==> flow/design.v <==
`timescale 0.1ns / 1ps
module cpu
#(
    parameter ADDR_WIDTH = 16,
    parameter DATA_WIDTH = 16
)
(
    input clk,
    input reset_n,
    input [DATA_WIDTH-1:0] data_in,
    output [ADDR_WIDTH-1:0] addr,
    output [DATA_WIDTH-1:0] data_out,
    output we_n
);
reg [15:0] AR, DR, IR, PC, AC;
reg I, E, r_we_n;
reg [7:0] D;
reg [3:0] SC;
reg [15:0] r_data_out;
assign we_n = r_we_n;
assign addr = AR; 
assign data_out = r_data_out;
always @(posedge clk or negedge reset_n)begin
if(!reset_n)begin
    AR <= 16'd0;
    DR <= 16'd0;
    IR <= 16'd0;
    PC <= 16'd0;
    AC <= 16'd0;
    I <= 1'b0;
    E <= 1'b0;
    D <= 4'd0;
    SC <= 4'd0;
    r_we_n <= 1'b1;  
end
else begin
    if(SC == 4'b0000)begin  
        r_we_n <= 1'b1;  
        AR <= PC;
        SC <= SC + 1;
    end
    if(SC == 4'b0001)begin  
        IR <= data_in;
        PC <= PC + 1;
        SC <= SC + 1;
    end
    if(SC == 4'b0010)begin  
        I <= IR[15];
        AR <= IR[11:0];
        case(IR[14:12])  
            3'b000 : D <= 8'b00000001;
            3'b001 : D <= 8'b00000010;
            3'b010 : D <= 8'b00000100;
            3'b011 : D <= 8'b00001000;
            3'b100 : D <= 8'b00010000;
            3'b101 : D <= 8'b00100000;
            3'b110 : D <= 8'b01000000;
            3'b111 : D <= 8'b10000000;
            default : D <= 8'b00000000;
        endcase
        SC <= SC + 1;   
    end
    if(SC == 4'b0011)begin  
        if(D[7] == 1'b0)begin  
            if(I == 1'b0)begin  
                SC <= SC + 1;
            end 
            else if(I == 1'b1)begin
                AR <= data_in;
                SC <= SC + 1;
            end
        end
        else if(D[7] == 1'b1)begin  
            if(I == 1'b0)begin
                case(AR)
                    16'h800 : AC <= 16'd0;         
                    16'h400 : E <= 1'b0;           
                    16'h200 : AC <= ~AC;           
                    16'h100 : E <= ~E;             
                    16'h080 : AC <= {E,AC[15:1]};  
                    16'h040 : AC <= {AC[14:0],E};  
                    16'h020 : AC <= AC + 1;        
                endcase
                SC <= 0;
            end
            else if(I == 1'b1)begin
            end
        end
    end
    if(SC == 4'b0100)begin  
        if(D[0] == 1'b1)begin  
            DR <= data_in;
            SC <= SC + 1;
        end
        else if(D[1] == 1'b1)begin  
            DR <= data_in;
            SC <= SC + 1;
        end
        else if(D[2] == 1'b1)begin  
            DR <= data_in;
            SC <= SC + 1;
        end
        else if(D[3] == 1'b1)begin  
            r_we_n <= 1'b0;  
            r_data_out <= AC;
            SC <= 0;
        end
        else if(D[4] == 1'b1)begin  
            PC <= AR;
            SC <= 0;
        end
        else if(D[5] == 1'b1)begin  
            r_we_n <= 1'b0;  
            r_data_out <= PC;
            AR <= AR + 1;
            SC <= SC + 1;
        end
        else if(D[6] == 1'b1)begin  
            DR <= data_in;
            SC <= SC + 1;
        end
    end
    if(SC == 4'b0101)begin  
        if(D[0] == 1'b1)begin  
            AC <= AC & DR;
            SC <= 0;
        end
        if(D[1] == 1'b1)begin  
            {E, AC} <= AC + DR;  
            SC <= 0;
        end
        if(D[2] == 1'b1)begin  
            AC <= DR;
            SC <= 0;
        end
        if(D[5] == 1'b1)begin  
            PC <= AR;
            SC <= 0;
        end
        if(D[6] == 1'b1)begin  
            DR <= DR + 1;
            SC <= SC + 1;
        end
    end
    if(SC == 4'b0110)begin  
        if(D[6] == 1'b1)begin  
            r_we_n <= 1'b0;  
            r_data_out <= DR;
            if(DR == 0)begin
                PC <= PC + 1;
            end
            SC <= 0;
        end
    end
end  
end  
endmodule
Step by step through the tools: cpu
What the tools print for cpu, step after step.
Lines are those of the file above, counted from 1.
Library cell names are shortened.
{"block": "design", "top": "cpu", "clock_port": "clk", "cell_library": "sky130hd", "corner": "tt_025C_1v80"}

After elaboration
Yosys after proc, flatten, opt, wreduce and memory -nomap, before mapping. Enables and synchronous resets that opt folds into registers are not counted as muxes. Memory bits, and registers merged into a memory's read port (data or address), are not among the register bits. Print and check cells are not counted. Equal cells are merged and count once.
Yosys's memory passes give these memory sizes; they may raise the number of words (mostly to a power of two), join words into wider ones and drop unused or constant bits.
{"block": "bits", "romBits": 64, "reg_bits": 103, "clocked_rd_ports_x_width": 8, "memories": 1, "inputBits": 18}
{"block": "classes", "eq_ne": 13, "n_reduce_logical": 3, "addsub": 6, "logic": 3, "muxes": 89}
{"block": "memory_table", "memory": "(name not given)", "words": 8, "word_bits": 8, "rd": 1, "write_ports": 0, "line": 50, "text": "case(IR[14:12])"}
{"block": "ops", "operator": "2-to-1 mux 16 bit", "count": 50}
{"block": "ops", "operator": "2-to-1 mux 4 bit", "count": 22}
{"block": "ops", "operator": "parallel mux 16 bit (select 5 bit)", "count": 1}
{"block": "ops", "operator": "adder 16 x 1 -> 16 bit with constant B", "count": 4}
{"block": "ops", "operator": "adder 16 x 16 -> 17 bit", "count": 1}
{"block": "ops", "operator": "== test 16 x 10 -> 1 bit with constant B", "count": 1}
{"block": "ops", "operator": "== test 16 x 11 -> 1 bit with constant B", "count": 1}
{"block": "ops", "operator": "== test 16 x 12 -> 1 bit with constant B", "count": 1}
{"block": "ops", "operator": "AND 16 bit", "count": 1}
{"block": "ops", "operator": "== test 16 x 6 -> 1 bit with constant B", "count": 1}
{"block": "ops", "operator": "== test 16 x 7 -> 1 bit with constant B", "count": 1}
{"block": "ops", "operator": "== test 16 x 8 -> 1 bit with constant B", "count": 1}
{"block": "ops", "operator": "== test 16 x 9 -> 1 bit with constant B", "count": 1}
{"block": "ops", "operator": "NOT 16 bit", "count": 1}
{"block": "ops", "operator": "zero test 16 bit", "count": 1}
{"block": "ops", "operator": "2-to-1 mux 1 bit", "count": 15}
{"block": "ops", "operator": "== test 4 x 3 -> 1 bit with constant B", "count": 3}
{"block": "ops", "operator": "== test 4 x 2 -> 1 bit with constant B", "count": 2}
{"block": "ops", "operator": "adder 4 x 1 -> 4 bit with constant B", "count": 1}
{"block": "ops", "operator": "== test 4 x 1 -> 1 bit with constant B", "count": 1}
{"block": "ops", "operator": "zero test 4 bit", "count": 1}
{"block": "ops", "operator": "parallel mux 1 bit (select 2 bit)", "count": 1}
{"block": "ops", "operator": "NOT 1 bit", "count": 1}
{"block": "ops", "operator": "zero test 1 bit", "count": 1}

Longest topological paths
Longest topological path by Yosys (ltp), each cell counted once; first at word level (registers and memories cut), then after technology mapping (sequential cells cut; the memories' decode and read muxes count).
{"block": "logic_depth", "word_depth": 23, "ABC_AREA": 0, "depth_mapped": 12}

Synthesis result
Yosys stat after the flow's synthesis: flattened, memories mapped to cells. It holds for the ABC_AREA given above (unset counts as 0); a run with the other value may have another netlist.
{"block": "by_type", "cell": "dfrtp_1", "count": 94, "area_total_um2": 2.35E+03}
{"block": "by_type", "cell": "nand2_1", "count": 147, "area_total_um2": 551.779}
{"block": "by_type", "cell": "edfxtp_1", "count": 16, "area_total_um2": 480.461}
{"block": "by_type", "cell": "a21oi_1", "count": 82, "area_total_um2": 410.394}
{"block": "by_type", "cell": "nor2_1", "count": 106, "area_total_um2": 397.882}
{"block": "by_type", "cell": "ha_1", "count": 26, "area_total_um2": 325.312}
{"block": "by_type", "cell": "clkbuf_1", "count": 64, "area_total_um2": 240.23}
{"block": "by_type", "cell": "a211oi_1", "count": 31, "area_total_um2": 232.723}
{"block": "by_type", "cell": "nand3_1", "count": 44, "area_total_um2": 220.211}
{"block": "by_type", "cell": "o21ai_0", "count": 44, "area_total_um2": 220.211}
{"block": "by_type", "cell": "o22ai_1", "count": 35, "area_total_um2": 218.96}
{"block": "by_type", "cell": "xnor2_1", "count": 22, "area_total_um2": 192.685}
{"block": "by_type", "cell": "xor2_1", "count": 18, "area_total_um2": 157.651}
{"block": "by_type", "cell": "mux2i_1", "count": 15, "area_total_um2": 150.144}
{"block": "by_type", "cell": "nor3_1", "count": 28, "area_total_um2": 140.134}
{"block": "by_type", "cell": "a22oi_1", "count": 18, "area_total_um2": 135.13}
{"block": "by_type", "cell": "o31ai_1", "count": 17, "area_total_um2": 127.622}
{"block": "by_type", "cell": "a221oi_1", "count": 14, "area_total_um2": 122.618}
Other cell types: 56; their cells: 223.
{"block": "mapped", "stdcells": 1044, "flip_flops": 111, "area_um2": 8287.9, "sequential_area_um2": 2859.0}

Worst setup path after synthesis
Source: OpenSTA report_checks on the synthesized netlist (no wires, ideal clock, input and output delay 20% of the period each), path of least setup slack; recovery checks are left aside. Register names are those of the netlist, which keeps one name where synthesis merged equal registers.
{"block": "synth_path", "path_type": "flip-flop to flip-flop", "start": "register AR[0]", "end": "register AC[14]", "clock_period_ns": 2.98, "arrival_ns": 2.635, "n_path_buf": 3, "driving_pins": 13, "launch_ns": 0.000, "path_slack_ns": 0.224, "path_delay_ns": 2.755, "setup_ns": 0.120, "period_less_setup_slack_ns": 2.756}
"path_delay_ns" is the arrival time less input delay plus setup time.
"driving_pins" counts driving pins, that of a launching flip-flop among them; a cell with two outputs on the path counts twice.
"period_less_setup_slack_ns" is the clock period less the worst setup slack; recovery checks do not enter. This is arithmetic on one report: input and output delays are still those of the set period (20% each).
Between the ends stands the longest chain of elaborated cells between them, by number of cells; it is not shown to be the way that was timed. Of several equally long chains one is given.
Each line given opens the expression or statement behind the cell; cells for indexed reads and writes are added by Yosys, which also makes memories of some case tables.
At most two assigning lines are given for a register; there are more.
{"block": "synth_between", "cell_sequence": "dfrtp_1 > inv_1 > ha_1 > or4b_1 > buf_2 > nor4_4 > a211oi_2 > or2_1 > buf_6 > buf_6 > a221oi_2 > nand2_1 > o211a_1", "elab_chain_cells": 9, "cells_between": 13, "cone_lines": 8}
{"block": "synth_rtl", "item": "start, declared", "line": 15, "text": "reg [15:0] AR, DR, IR, PC, AC;"}
{"block": "synth_rtl", "item": "start, assigned", "line": 49, "text": "AR <= IR[11:0];"}
{"block": "synth_rtl", "item": "start, assigned", "line": 69, "text": "AR <= data_in;"}
{"block": "synth_rtl", "item": "== test 16 x 6 -> 1 bit", "line": 75, "text": "case(AR)"}
{"block": "synth_rtl", "item": "parallel mux 16 bit (select 5 bit)", "line": 75}
{"block": "synth_rtl", "item": "2-to-1 mux 16 bit", "line": 74, "text": "if(I == 1'b0)begin"}
{"block": "synth_rtl", "item": "2-to-1 mux 16 bit", "line": 64, "text": "if(D[7] == 1'b0)begin"}
{"block": "synth_rtl", "item": "2-to-1 mux 16 bit", "line": 63, "text": "if(SC == 4'b0011)begin"}
{"block": "synth_rtl", "item": "2-to-1 mux 16 bit", "line": 124, "text": "if(D[0] == 1'b1)begin"}
{"block": "synth_rtl", "item": "2-to-1 mux 16 bit", "line": 128, "text": "if(D[1] == 1'b1)begin"}
{"block": "synth_rtl", "item": "2-to-1 mux 16 bit", "line": 132, "text": "if(D[2] == 1'b1)begin"}
{"block": "synth_rtl", "item": "2-to-1 mux 16 bit", "line": 123, "text": "if(SC == 4'b0101)begin"}
{"block": "synth_rtl", "item": "end, assigned", "line": 82, "text": "16'h020 : AC <= AC + 1;"}
{"block": "synth_rtl", "item": "end, assigned", "line": 125, "text": "AC <= AC & DR;"}
{"block": "synth_rtl", "item": "end, declared", "line": 15}

Worst path after layout
Path of least setup slack in the final report of run 1 (OpenROAD, finished layout, wires in). Where an end is a register, its clock arrival counts in the times.
{"block": "layout_path", "path_type": "flip-flop to flip-flop", "start": "register AR[0]", "end": "register AC[3]", "path_slack_ns": 0.70, "setup_ns": 0.17, "clock_period_ns": 4.56, "arrival_ns": 4.07, "launch_ns": 0.38, "n_path_buf": 1, "driving_pins": 11}
Between the ends stands the longest chain of elaborated cells between them, by number of cells; it is not shown to be the way that was timed. Of several equally long chains one is given.
At most two assigning lines are given for a register; there are more.
{"block": "layout_between", "cell_sequence": "dfrtp_1 > inv_1 > ha_1 > or4b_1 > buf_2 > nor4_4 > a211oi_2 > nor2_1 > a21boi_0 > a211oi_1 > a31oi_1", "elab_chain_cells": 9, "cells_between": 13, "cone_lines": 8}
{"block": "layout_rtl", "item": "start, declared", "line": 15, "text": "reg [15:0] AR, DR, IR, PC, AC;"}
{"block": "layout_rtl", "item": "start, assigned", "line": 49, "text": "AR <= IR[11:0];"}
{"block": "layout_rtl", "item": "start, assigned", "line": 69, "text": "AR <= data_in;"}
{"block": "layout_rtl", "item": "== test 16 x 6 -> 1 bit", "line": 75, "text": "case(AR)"}
{"block": "layout_rtl", "item": "parallel mux 16 bit (select 5 bit)", "line": 75}
{"block": "layout_rtl", "item": "2-to-1 mux 16 bit", "line": 74, "text": "if(I == 1'b0)begin"}
{"block": "layout_rtl", "item": "2-to-1 mux 16 bit", "line": 64, "text": "if(D[7] == 1'b0)begin"}
{"block": "layout_rtl", "item": "2-to-1 mux 16 bit", "line": 63, "text": "if(SC == 4'b0011)begin"}
{"block": "layout_rtl", "item": "2-to-1 mux 16 bit", "line": 124, "text": "if(D[0] == 1'b1)begin"}
{"block": "layout_rtl", "item": "2-to-1 mux 16 bit", "line": 128, "text": "if(D[1] == 1'b1)begin"}
{"block": "layout_rtl", "item": "2-to-1 mux 16 bit", "line": 132, "text": "if(D[2] == 1'b1)begin"}
{"block": "layout_rtl", "item": "2-to-1 mux 16 bit", "line": 123, "text": "if(SC == 4'b0101)begin"}
{"block": "layout_rtl", "item": "end, assigned", "line": 82, "text": "16'h020 : AC <= AC + 1;"}
{"block": "layout_rtl", "item": "end, assigned", "line": 125, "text": "AC <= AC & DR;"}
{"block": "layout_rtl", "item": "end, declared", "line": 15}

Record of 2 stored runs of the RTL-to-layout flow on cpu, platform sky130hd. The runs are unordered. Constraints: input delay and output delay 20% of the set period each, output load 0.01 pF.
"timing.achieved_period_ns": clock period set for the run, less the worst setup slack. It is reckoned from that one timing run; input and output delays stay at 20% of the period that was set.
By "worstPathTime_ns" is meant the share of the clock period that the worst setup path is allowed (20% is reserved at inputs, 20% at outputs), minus its slack. Clock arrival times at its registers enter into it.
By "total_power_mw" is meant OpenSTA's value without simulated activity: inputs other than the clock are taken to toggle once in ten clock periods, and the tool carries that through the logic.

Run 1
==> flow/run.sh <==
#!/bin/bash
# the make line also repeats the synthesis and layout settings of config.mk as NAME=value (left out here)
make -C /OpenROAD-flow-scripts/flow DESIGN_CONFIG=/design/flow/config.mk WORK_HOME=/design/flow/orfs CLKGATE_MAP_FILE= finish
==> flow/config.mk <==
export PLATFORM = sky130hd
export DESIGN_NAME = cpu
export DESIGN_NICKNAME = cpu
export VERILOG_FILES = /design/flow/design.v
export SDC_FILE = /design/flow/constraint.sdc
export NUM_CORES = 4
export LEC_CHECK = 0
export CAP_MARGIN = 15
export CELL_PAD_IN_SITES_DETAIL_PLACEMENT = 2
export CORE_MARGIN = 2
export CORE_UTILIZATION = 27
export GPL_TIMING_DRIVEN = 0
export HOLD_SLACK_MARGIN = 0.0
export PLACE_DENSITY = 0.65
export SLEW_MARGIN = 20
export TNS_END_PERCENT = 40
==> flow/constraint.sdc <==
create_clock -name core_clock -period 4.56 [get_ports {clk}]
set_input_delay 0.9120 -clock core_clock [delete_from_list [all_inputs] [get_ports {clk}]]
set_output_delay 0.9120 -clock core_clock [all_outputs]
set_load 0.01 [all_outputs]

==> results of run 1, as JSON <==
{
  "design.die.area_um2": 32114.4,
  "ws_setup_ns": 0.705,
  "layout_utilization_frac": 0.316,
  "tns_setup_ns": 0.000,
  "worstPathTime_ns": 3.86,
  "critical_path_kind": "flip-flop to flip-flop",
  "synthArea_um2": 8287.9,
  "cell_area_final_um2": 9601.7,
  "timing.achieved_period_ns": 3.855,
  "total_power_mw": 8.171
}

Run 2
==> flow/run.sh <==
#!/bin/bash
# the make line also repeats the synthesis and layout settings of config.mk as NAME=value (left out here)
make -C /OpenROAD-flow-scripts/flow DESIGN_CONFIG=/design/flow/config.mk WORK_HOME=/design/flow/orfs CLKGATE_MAP_FILE= finish
==> flow/config.mk <==
export PLATFORM = sky130hd
export DESIGN_NAME = cpu
export DESIGN_NICKNAME = cpu
export VERILOG_FILES = /design/flow/design.v
export SDC_FILE = /design/flow/constraint.sdc
export NUM_CORES = 4
export LEC_CHECK = 0
export CAP_MARGIN = 20
export CELL_PAD_IN_SITES_DETAIL_PLACEMENT = 1
export CELL_PAD_IN_SITES_GLOBAL_PLACEMENT = 1
export CORE_ASPECT_RATIO = 1.64
export CORE_MARGIN = 7
export CORE_UTILIZATION = 52
export GPL_TIMING_DRIVEN = 0
export HOLD_SLACK_MARGIN = 0.18
export MIN_ROUTING_LAYER = met1
export SETUP_SLACK_MARGIN = -0.1
export SLEW_MARGIN = 20
==> flow/constraint.sdc <==
create_clock -name core_clock -period 3.67 [get_ports {clk}]
set_input_delay 0.7340 -clock core_clock [delete_from_list [all_inputs] [get_ports {clk}]]
set_output_delay 0.7340 -clock core_clock [all_outputs]
set_load 0.01 [all_outputs]

==> results of run 2, as JSON <==
{
  "design.die.area_um2": 19777.5,
  "ws_setup_ns": -0.008,
  "layout_utilization_frac": 0.596,
  "tns_setup_ns": -0.008,
  "worstPathTime_ns": 3.68,
  "critical_path_kind": "flip-flop to flip-flop",
  "synthArea_um2": 8287.9,
  "cell_area_final_um2": 9372.7,
  "timing.achieved_period_ns": 3.678,
  "total_power_mw": 9.018
}
